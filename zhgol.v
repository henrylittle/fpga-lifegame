==> flow/design.v <==
`timescale 1ns / 1ps
module life_game(
	input clock,
	input enable,
	input circlize,
	input pointer_ready,
	input [8:0] pointer_delta_x,
	input [8:0] pointer_delta_y,
	input pointer_select,
	input [9:0] x_position,
	input [8:0] y_position,
	input inside_video,
	output reg [7:0] color
	);
	parameter BLOCK_SIZE = 20;
	parameter BLOCK_COUNT_X = 640 / BLOCK_SIZE;
	parameter BLOCK_COUNT_Y = 480 / BLOCK_SIZE;
	parameter COLOR_POINTER = 8'b110_110_10;
	parameter COLOR_EMPTY = 8'b111_111_11;
	parameter COLOR_BLACK = 8'b000_000_00;
	reg [9:0] pointer_x = 320;
	reg [8:0] pointer_y = 240;
	wire [4:0] pointer_x_index;
	wire [4:0] pointer_y_index;
	wire pointer_select_on [0:BLOCK_COUNT_X - 1] [0:BLOCK_COUNT_Y - 1];
	reg map_0 [0:BLOCK_COUNT_X - 1] [0:BLOCK_COUNT_Y - 1];
	reg map_1 [0:BLOCK_COUNT_X - 1] [0:BLOCK_COUNT_Y - 1];
	reg map_index = 0;
	wire [3:0] neighbor_count_0 [0:BLOCK_COUNT_X - 1] [0:BLOCK_COUNT_Y - 1];
	wire [3:0] neighbor_count_1 [0:BLOCK_COUNT_X - 1] [0:BLOCK_COUNT_Y - 1];
	wire [4:0] x_index;
	wire [4:0] y_index;
	wire block_current;
	wire [7:0] color_life;
	wire [7:0] color_empty;
	wire [7:0] color_block;
	wire [7:0] color_block_circlized;
	initial begin
		map_0[1][0] = 1;
		map_0[2][1] = 1;
		map_0[0][2] = 1;
		map_0[1][2] = 1;
		map_0[2][2] = 1;
	end
	always @(posedge clock) begin
		if (pointer_ready) begin
			if (pointer_delta_x[8]) begin
				pointer_x <= pointer_x - pointer_delta_x[7:0];
			end else begin
				pointer_x <= pointer_x + pointer_delta_x[7:0];
			end
			if (pointer_delta_y[8]) begin
				pointer_y <= pointer_y - pointer_delta_y[7:0];
			end else begin
				pointer_y <= pointer_y + pointer_delta_y[7:0];
			end
		end
	end
	assign pointer_x_index = pointer_x / BLOCK_SIZE;
	assign pointer_y_index = pointer_y / BLOCK_SIZE;
	always @(posedge clock) begin
		if (enable) begin
			map_index <= ~map_index;
		end
	end
genvar i, j;
generate
	for (i = 0; i < BLOCK_COUNT_X; i = i + 1) begin
		for (j = 0; j < BLOCK_COUNT_Y; j = j + 1) begin
	assign pointer_select_on[i][j] = i == pointer_x_index && j == pointer_y_index && pointer_select;
	assign neighbor_count_0[i][j] = map_0[(i - 1 + BLOCK_COUNT_X) % BLOCK_COUNT_X][(j - 1 + BLOCK_COUNT_Y) % BLOCK_COUNT_Y] 
								  + map_0[i][(j - 1 + BLOCK_COUNT_Y) % BLOCK_COUNT_Y] 
								  + map_0[(i + 1) % BLOCK_COUNT_X][(j - 1 + BLOCK_COUNT_Y) % BLOCK_COUNT_Y]
			 					  + map_0[(i - 1 + BLOCK_COUNT_X) % BLOCK_COUNT_X][j] 
								  + map_0[(i + 1) % BLOCK_COUNT_X][j]
			   					  + map_0[(i - 1 + BLOCK_COUNT_X) % BLOCK_COUNT_X][(j + 1) % BLOCK_COUNT_Y] 
								  + map_0[i][(j + 1) % BLOCK_COUNT_Y]
								  + map_0[(i + 1) % BLOCK_COUNT_X][(j + 1) % BLOCK_COUNT_Y];
	assign neighbor_count_1[i][j] = map_1[(i - 1 + BLOCK_COUNT_X) % BLOCK_COUNT_X][(j - 1 + BLOCK_COUNT_Y) % BLOCK_COUNT_Y]
	        					  + map_1[i][(j - 1 + BLOCK_COUNT_Y) % BLOCK_COUNT_Y] 
								  + map_1[(i + 1) % BLOCK_COUNT_X][(j - 1 + BLOCK_COUNT_Y) % BLOCK_COUNT_Y]
								  + map_1[(i - 1 + BLOCK_COUNT_X) % BLOCK_COUNT_X][j] 
								  + map_1[(i + 1) % BLOCK_COUNT_X][j]
								  + map_1[(i - 1 + BLOCK_COUNT_X) % BLOCK_COUNT_X][(j + 1) % BLOCK_COUNT_Y] 
								  + map_1[i][(j + 1) % BLOCK_COUNT_Y] 
								  + map_1[(i + 1) % BLOCK_COUNT_X][(j + 1) % BLOCK_COUNT_Y];
	always @(posedge clock) begin
		if (map_index == 0) begin
			map_0[i][j] <= pointer_select_on[i][j] ^ map_0[i][j];
			if (map_0[i][j]) begin
				map_1[i][j] <= neighbor_count_0[i][j] == 2 | neighbor_count_0[i][j] == 3;
			end else begin
				map_1[i][j] <= neighbor_count_0[i][j] == 3;
			end
		end else begin
			map_1[i][j] <= pointer_select_on[i][j] ^ map_1[i][j];
			if (map_1[i][j]) begin
				map_0[i][j] <= neighbor_count_1[i][j] == 2 | neighbor_count_1[i][j] == 3;
			end else begin
				map_0[i][j] <= neighbor_count_1[i][j] == 3;
			end
		end
	end
		end
	end
endgenerate
	assign x_index = x_position / BLOCK_SIZE;
	assign y_index = y_position / BLOCK_SIZE;
	assign block_current = map_index == 0 ? map_0[x_index][y_index] : map_1[x_index][y_index];
	assign color_empty = x_index == pointer_x_index && y_index == pointer_y_index ? COLOR_POINTER : COLOR_EMPTY;
	assign color_block = block_current ? color_life : color_empty;
	always @(*) begin
		if (inside_video) begin
			if (x_position <= BLOCK_SIZE * BLOCK_COUNT_X) begin
				color = circlize ? color_block : color_block_circlized;
			end else begin
				color = COLOR_BLACK;
			end
		end else begin
			color = 0;
		end
	end
endmodule
-- Step by step through the tools: life_game
The steps from the RTL of life_game to its reports follow in flow order.
Lines are those of the file above, counted from 1.
Operators carry their Yosys type and port widths (W data, S select, Z words).
Cell names lack the library's common part.
A cell with n/a has no value.
- top module: life_game
- clock port: clock
- cell library: sky130hd
- timing corner: tt_025C_1v80

-- Elaborated design
Source: Yosys, flattened and elaborated. Widths are those after wreduce; folded enables and synchronous resets count as part of the registers. Registers that Yosys merges into a memory's read port (data or address) are not register bits. Print and check cells do not count. Equal cells are merged and count once.
- memory cells at 0
- input bits: 43
- output and inout bits at 8
- latch bits at 0
- register bits: 1556
- clocked read ports x word width at 0
- noted memory bits (writable): 0
- memory bits (read-only): 0
- noted cells after elaboration: 23892
- div/mod/pow operators at 4
- eq/ne operators: 3895
- multiplexer cells: 3082
- noted $lt $le $gt $ge: 1
- $mul at 1
- shifts and indexed selects: 0
- add/sub/neg operators: 10757
- bitwise gates (word level): 3073
- noted reduce/logical cells: 1540
- operator list (cell ; count):
    $add A4 B1 Y4 ; 6144
    $eq A4 B2 Y1 const B ; 3072
    $add A3 B1 Y4 ; 1536
    $add A2 B1 Y3 ; 1536
    $mux W1 ; 3073
    $add A1 B1 Y2 ; 1536
    $eq A10 B10 Y1 const B ; 256
    $eq A10 B9 Y1 const B ; 256
    $logic_and A1 B1 Y1 ; 1537
    $or A1 B1 Y1 ; 1536
    $xor A1 B1 Y1 ; 1536
    $pmux W1 S768 ; 2
    $eq A10 B8 Y1 const B ; 128
    $eq A10 B7 Y1 const B ; 64
    $div A10 B5 Y32 const B ; 2
    $eq A10 B6 Y1 const B ; 32
    $div A9 B5 Y32 const B ; 2
    $eq A10 B5 Y1 const B ; 16
    $eq A5 B5 Y1 const A ; 24
    $eq A10 B4 Y1 const B ; 8
    $eq A4 B5 Y1 const A ; 16
    $eq A10 B3 Y1 const B ; 4
    $eq A3 B5 Y1 const A ; 8
    $mux W8 ; 4
    $eq A10 B2 Y1 const B ; 2
    $eq A2 B5 Y1 const A ; 4
    $mul A5 B2 Y7 const B ; 1
    $eq A1 B5 Y1 const A ; 2
Not listed: further kinds 14, cells in them 16.

-- Depth
Longest topological path by Yosys (ltp), each cell counted once; first at word level (registers and memories cut), then after technology mapping (sequential cells cut; the memories' decode and read muxes count).
- word-level depth: 11
- noted ABC_AREA: 0
- depth in mapped cells: 19
- noted mapped depth without buffers: 15

-- Mapped cells and area
Yosys stat after the flow's synthesis: flattened, memories mapped to cells. It holds for the ABC_AREA given above (unset counts as 0); a run with the other value may have another netlist.
The area totals of this step are shown rounded.
- sequential area at 571 µm²
- mapped area at 4170 µm²
- mapped flip-flops at 19
- cell count: 569
- noted buffers: 39
- cell types (cell type ; count ; total area (µm²)):
    edfxtp_1 ; 19 ; 570.547
    xnor2_1 ; 35 ; 306.544
    ha_1 ; 23 ; 287.776
    a21oi_1 ; 50 ; 250.24
    nor2_1 ; 47 ; 176.419
    nand2_1 ; 44 ; 165.158
    mux2i_1 ; 12 ; 120.115
    o21ai_0 ; 23 ; 115.11
    inv_1 ; 30 ; 112.608
    nand3_1 ; 20 ; 100.096
    nor3_1 ; 18 ; 90.086
    o211ai_1 ; 12 ; 90.086
    nand2b_1 ; 13 ; 81.328
    a21o_1 ; 10 ; 75.072
    xor2_1 ; 8 ; 70.067
    clkbuf_1 ; 17 ; 63.811
    a31oi_1 ; 10 ; 62.56
    and2_1 ; 10 ; 62.56
Not listed: further types 69, cells in them 168.

-- Path before layout
OpenSTA on the mapped netlist: ideal clock, no wires. The path of least setup slack (recovery checks aside). Input and output delay are each 20% of the period. Register names are those of the netlist, which keeps one name where synthesis merged equal registers.
- path kind: in2out
- start point: input x_position[7]
- end point: output color[2]
- buffers on the path: 3
- launch time at the first pin at 1.984 ns
- input delay at 1.984 ns
- noted required time: 7.936 ns
- period at 9.92 ns
- delay of the path at 3.620 ns
- driving pins on the path: 18
- data arrival time: 5.604 ns
- output delay at 1.984 ns
- noted setup slack: 2.332 ns
- noted synthesis period reached: 7.588 ns
"delay of the path" = arrival - input delay + setup time.
A path that ends at an output port has no setup time.
"driving pins on the path" counts driving pins, that of a launching flip-flop among them; a cell with two outputs on the path counts twice.
"synthesis period reached" = period - worst setup slack (recovery checks aside). The figure is calculated, with input and output delays left at 20% of the set period.
The rows between start and end are the longest chain of elaborated cells between them; the timing report does not say that the signal goes this way. Where chains are equally long, one stands for them.
A line is the first line of the expression or statement that the cell stems from. Yosys adds cells for indexed reads and writes and turns some case tables into memories.
- cells stage by stage: buf_2 -> nor2_2 -> inv_1 -> ha_1 -> nand2b_1 -> buf_2 -> o21a_1 -> o31ai_1 -> o211a_2 -> mux2i_1 -> o2111a_1 -> a22oi_2 -> or2_2 -> and3_1 -> a2111o_1 -> a21o_1 -> a31oi_1 -> buf_4
- cells in the longest elaborated chain at 10
- elaborated cells between the ends (all ways) at 782
- noted source lines of those cells: 7
- those cells by class: add/sub: 1; mul: 1; div: 1; compare: 1; eq/ne: 768; mux: 8; reduce/logical: 2
- RTL lines, path post-synthesis (item ; line ; source):
    from (decl) ; 10 ; input [9:0] x_position,
    $div A10 B5 Y32 ; 107 ; assign x_index = x_position / BLOCK_SIZE;
    $mul A5 B2 Y7 ; 109 ; assign block_current = map_index == 0 ? map_0[x_index][y_index] : map_1[x_index][y_index];
    $add A10 B5 Y10 ; 109 ;
    $eq A10 B10 Y1 ; 109 ;
    $pmux W1 S768 ; 109 ;
    $mux W1 ; 109 ;
    $mux W8 ; 111 ; assign color_block = block_current ? color_life : color_empty;
    $mux W8 ; 115 ; color = circlize ? color_block : color_block_circlized;
    $mux W8 ; 114 ; if (x_position <= BLOCK_SIZE * BLOCK_COUNT_X) begin
    $mux W8 ; 113 ; if (inside_video) begin
    to (decl) ; 13 ; output reg [7:0] color
Nets of the timed path that keep an RTL name, with a line that drives or declares them; the list need not be complete.
- nets with RTL names, path post-synthesis (net ; line):
    color[0] ; 113

-- Timing after layout
Path of least setup slack in the final report of run A (OpenROAD, finished layout, wires in). Where an end is a register, its clock arrival counts in the times.
- path kind: in2out
- start point: input x_position[8]
- end point: output color[0]
- output delay at 1.42 ns
- buffers on the path: 2
- launch time at the first pin at 1.42 ns
- noted setup slack: -0.22 ns
- period at 7.12 ns
- driving pins on the path: 17
- noted required time: 5.70 ns
- input delay at 1.42 ns
- data arrival time: 5.91 ns
The rows between start and end are the longest chain of elaborated cells between them; the timing report does not say that the signal goes this way. Where chains are equally long, one stands for them.
- cells stage by stage: clkdlybuf4s50_1 -> nor2_2 -> inv_1 -> ha_1 -> nand2b_1 -> o21a_1 -> o31ai_1 -> o211a_2 -> mux2i_1 -> o2111a_1 -> a22oi_2 -> a211o_1 -> a221o_1 -> a2111o_1 -> a21o_1 -> a31oi_1 -> clkdlybuf4s50_1
- cells in the longest elaborated chain at 10
- elaborated cells between the ends (all ways) at 782
- noted source lines of those cells: 7
- those cells by class: add/sub: 1; mul: 1; div: 1; compare: 1; eq/ne: 768; mux: 8; reduce/logical: 2
- RTL lines, path after layout (item ; line ; source):
    from (decl) ; 10 ; input [9:0] x_position,
    $div A10 B5 Y32 ; 107 ; assign x_index = x_position / BLOCK_SIZE;
    $mul A5 B2 Y7 ; 109 ; assign block_current = map_index == 0 ? map_0[x_index][y_index] : map_1[x_index][y_index];
    $add A10 B5 Y10 ; 109 ;
    $eq A10 B10 Y1 ; 109 ;
    $pmux W1 S768 ; 109 ;
    $mux W1 ; 109 ;
    $mux W8 ; 111 ; assign color_block = block_current ? color_life : color_empty;
    $mux W8 ; 115 ; color = circlize ? color_block : color_block_circlized;
    $mux W8 ; 114 ; if (x_position <= BLOCK_SIZE * BLOCK_COUNT_X) begin
    $mux W8 ; 113 ; if (inside_video) begin
    to (decl) ; 13 ; output reg [7:0] color

Appendix: measured runs

Below are 2 stored runs of the flow (Yosys, OpenROAD; platform sky130hd) on life_game, each with its settings and what was measured, unordered. Constraints: input delay and output delay 20% of the set period each, output load 0.01 pF.
"worst setup path time" = time allowed to the worst setup path (clock period - input delay - output delay, where it has them) - its slack; a late launch clock adds to it, a late capture clock takes from it.
"total power of the final layout" is the tool's figure for a default switching activity; nothing was simulated.
Measured values are rounded.

Run A

==> flow/run.sh <==
#!/bin/bash
# the make line also repeats the synthesis and layout settings of config.mk as NAME=value (left out here)
make -C /OpenROAD-flow-scripts/flow DESIGN_CONFIG=/design/flow/config.mk WORK_HOME=/design/flow/orfs CLKGATE_MAP_FILE= finish
==> flow/config.mk <==
export PLATFORM = sky130hd
export DESIGN_NAME = life_game
export DESIGN_NICKNAME = life_game
export VERILOG_FILES = /design/flow/design.v
export SDC_FILE = /design/flow/constraint.sdc
export NUM_CORES = 4
export LEC_CHECK = 0
export CAP_MARGIN = 15
export CORE_MARGIN = 8
export CORE_UTILIZATION = 44
export CTS_CLUSTER_DIAMETER = 337
export CTS_CLUSTER_SIZE = 54
export GPL_ROUTABILITY_DRIVEN = 1
export PLACE_DENSITY_LB_ADDON = 0.26
export SETUP_SLACK_MARGIN = -0.67
export SLEW_MARGIN = 20
export TNS_END_PERCENT = 5
==> flow/constraint.sdc <==
create_clock -name core_clock -period 7.12 [get_ports {clock}]
set_input_delay 1.4240 -clock core_clock [delete_from_list [all_inputs] [get_ports {clock}]]
set_output_delay 1.4240 -clock core_clock [all_outputs]
set_load 0.01 [all_outputs]

Measured in run A:
- noted the worst hold slack: 0.677 ns
- setup slack of the worst path at -0.218 ns
- noted the mapped cell area after synthesis: 4170 µm²
- total negative slack at -0.647 ns
- worst setup path time at 4.49 ns
- critical path type: in2out
- noted the total power of the final layout: 2.07 mW
- noted the die size: 12800 µm²
- area of the standard cells in the finished layout at 4840 µm²

Run B

==> flow/run.sh <==
#!/bin/bash
# the make line also repeats the synthesis and layout settings of config.mk as NAME=value (left out here)
make -C /OpenROAD-flow-scripts/flow DESIGN_CONFIG=/design/flow/config.mk WORK_HOME=/design/flow/orfs CLKGATE_MAP_FILE= finish
==> flow/config.mk <==
export PLATFORM = sky130hd
export DESIGN_NAME = life_game
export DESIGN_NICKNAME = life_game
export VERILOG_FILES = /design/flow/design.v
export SDC_FILE = /design/flow/constraint.sdc
export NUM_CORES = 4
export LEC_CHECK = 0
export CAP_MARGIN = 20
export CORE_MARGIN = 2
export CORE_UTILIZATION = 33
export SLEW_MARGIN = 20
==> flow/constraint.sdc <==
create_clock -name core_clock -period 6.19 [get_ports {clock}]
set_input_delay 1.2380 -clock core_clock [delete_from_list [all_inputs] [get_ports {clock}]]
set_output_delay 1.2380 -clock core_clock [all_outputs]
set_load 0.01 [all_outputs]

Measured in run B:
- noted the worst hold slack: 0.668 ns
- noted the mapped cell area after synthesis: 4170 µm²
- setup slack of the worst path at 0.231 ns
- noted the die size: 13500 µm²
- noted the total power of the final layout: 2.47 mW
- total negative slack at 0.000 ns
- area of the standard cells in the finished layout at 5240 µm²
- worst setup path time at 3.48 ns
- critical path type: in2out
